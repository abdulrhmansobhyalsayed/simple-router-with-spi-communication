==> flow/design.v <==
`timescale 1ns / 1ps
module SpiSlave(
    input sysClk,    
    input usrReset,
    input  SCLK,     
    input  MOSI,     
    output MISO,    
    input  SS,      
    output           rxValid,   
	output reg [8:0] RX,        
	input [8:0]      TX);       
	reg [2:0] SCLKR;
	always @(posedge sysClk) 
	   SCLKR <= {SCLKR[1:0], SCLK};
	wire risingEdgeSCLK  = (SCLKR[2:1] == 2'b01);
	wire fallingEdgeSCLK = (SCLKR[2:1] == 2'b10);
	reg [2:0] SSR;  
    always @(posedge sysClk) 
       SSR <= { SSR[1:0], SS };
	wire risingEdgeSS  = (SSR[2:1] == 2'b01);
	wire fallingEdgeSS = (SSR[2:1] == 2'b10);
	wire activeSS      = ~SSR[1];   
	reg [1:0] MOSIR;  
	always @(posedge sysClk) 
	   MOSIR <= { MOSIR[0], MOSI };
	wire syncMOSI = MOSIR[1];      
    reg [3:0] byteCount;   
    reg MISOR = 1'bx;      
    reg [8:0] data;       
    reg rxAvail = 1'b0;   
   wire [8:0] nextRX = {data[7:0], syncMOSI};
	always @(posedge sysClk or posedge usrReset)
		if( usrReset )
			byteCount <= 4'd0;
		else  
		  if (activeSS)
            begin
			 if (fallingEdgeSS)   
				byteCount <= 4'd0;
			 if (risingEdgeSCLK)   
				byteCount <= byteCount + 4'd1;
            end
	always @(posedge sysClk or posedge usrReset)
        if(usrReset)
        begin
            RX <= 9'hxx;
		    rxAvail <= 1'b0;
		end
		else
		  if (activeSS)   
            begin
                if (fallingEdgeSS)   
                    rxAvail <= 1'b0;
				if (risingEdgeSCLK)   
					if (byteCount == 4'd8) 
				    begin
					   RX <= nextRX;
					   rxAvail <= 1'b1;
				    end
					else
					begin
					   data <= nextRX;
					   rxAvail <= 1'b0;
					end
	            if (fallingEdgeSCLK)   
				    if (byteCount == 4'b000)
					begin 
					   data <= TX;   
					   MISOR <= TX[8];  
				    end
				   else
					   MISOR <= data[8];  
            end			
    assign MISO = activeSS ? MISOR : 1'bz;   
	reg rxAvailFall;
	reg rxAvailFallDelay;
	always @(negedge sysClk) 
	   rxAvailFall <= rxAvail;
	always @(negedge sysClk) 
	   rxAvailFallDelay <= rxAvailFall;
	assign rxValid = rxAvailFall & ~rxAvailFallDelay;            
endmodule
* Reports on SpiSlave
The steps from the RTL of SpiSlave to its reports follow in flow order. Line numbers count from 1 in the design file above. Library cell names are shortened. The mark -- stands for no value.
Set-up: design top SpiSlave, clock sysClk, library sky130hd, library corner tt_025C_1v80

* After elaboration
Yosys after proc, flatten, opt, wreduce and memory -nomap, before mapping. Memory bits, and registers merged into a memory's read port (data or address), are not among the register bits. Print and check cells are not counted. Equal cells are merged and count once.
Storage and ports: output and inout bits 11, elaborated cells 36, input port bits 14, bits in registers 34
Cells by class: reduce/logical cells 6, add/subtract/negate cells 1, bitwise gates (word level) 4, muxes and demuxes 11, equality and inequality tests 4
Operators by type and width (number):
- two-way mux 9 bit | 4
- two-way mux 4 bit | 2
- AND reduction 3 bit | 2
- two-way mux 1 bit | 5
- == test 2 bit (second input constant) | 2
- AND reduction 2 bit | 2
- adder 4 x 1 -> 4 bit (second input constant) | 1
- == test 4 bit (second input constant) | 1
- logical NOT 4 bit | 1
- NOT 1 bit | 3
- == test 2 x 1 -> 1 bit (second input constant) | 1
- nonzero test 2 bit | 1
- AND 1 bit | 1

* Longest topological paths
Longest topological path by Yosys (ltp), each cell counted once; first at word level (registers and memories cut), then after technology mapping (sequential cells cut; the memories' decode and read muxes count).
Depth: depth in word-level cells 5, ABC_AREA 1, depth in mapped cells 8, mapped depth without buffers 7

* Synthesis result
Yosys stat after the flow's synthesis: flattened, memories mapped to cells. It holds for the ABC_AREA given above (unset counts as 0); a run with the other value may have another netlist. The area totals of this step are shown rounded.
Mapped netlist: mapped area 1500 µm², cells in the netlist 158, flip-flop cells 34, area of sequential cells 850 µm², buffers 4
Cell types:
- dfrtp_1 | number 14, area in all 350.336 µm²
- edfxtp_1 | number 10, area in all 300.288 µm²
- dfxtp_1 | number 10, area in all 200.192 µm²
- nand2_1 | number 44, area in all 165.158 µm²
- nand3_1 | number 20, area in all 100.096 µm²
- o21ai_2 | number 9, area in all 78.826 µm²
- inv_1 | number 18, area in all 67.565 µm²
- nor2_1 | number 8, area in all 30.029 µm²
- ha_1 | number 2, area in all 25.024 µm²
- buf_6 | number 2, area in all 22.522 µm²
- o21ai_0 | number 4, area in all 20.019 µm²
- inv_2 | number 4, area in all 15.014 µm²
- nor2_2 | number 2, area in all 12.512 µm²
- o22ai_1 | number 2, area in all 12.512 µm²
- nand2_4 | number 1, area in all 11.261 µm²
- nor2_4 | number 1, area in all 11.261 µm²
- nand3_2 | number 1, area in all 10.01 µm²
- xnor2_1 | number 1, area in all 8.758 µm²
Not listed: further types 5, cells in them 5.

Wiki page: SpiSlave / flow data

Measured results for SpiSlave: 2 stored runs of the Yosys and OpenROAD flow on sky130hd. The settings differ; the order carries no meaning. The constraints put input and output delay at 20% of the set period each and load the outputs with 0.01 pF.
"power" rests on the timing tool's default activity at the inputs, not on a simulated workload.
The measured numbers are rounded.

* Run A | settings: period_ns 1.53; CORE_UTILIZATION 71; SETUP_SLACK_MARGIN -0.01; PLACE_DENSITY_LB_ADDON 0.13; CORE_ASPECT_RATIO 1.45; CORE_MARGIN 8; CELL_PAD_IN_SITES_DETAIL_PLACEMENT 2; TNS_END_PERCENT 100; ABC_AREA 1; CTS_CLUSTER_SIZE 100; SLEW_MARGIN 40; CAP_MARGIN 20 | not finished: placement ended with error DPL-0033
* Run B | settings: period_ns 2.05; CORE_UTILIZATION 20; CAP_MARGIN 20; CORE_MARGIN 2; SLEW_MARGIN 20 | results: worst setup slack after layout -270 ps; cell area after synthesis 1500 µm²; lowest hold slack 330 ps; std-cell area (final layout) 2000 µm²; power 0.0016 W; die outline area 8200 µm²; post-route setup TNS -270 ps; utilization 0.27
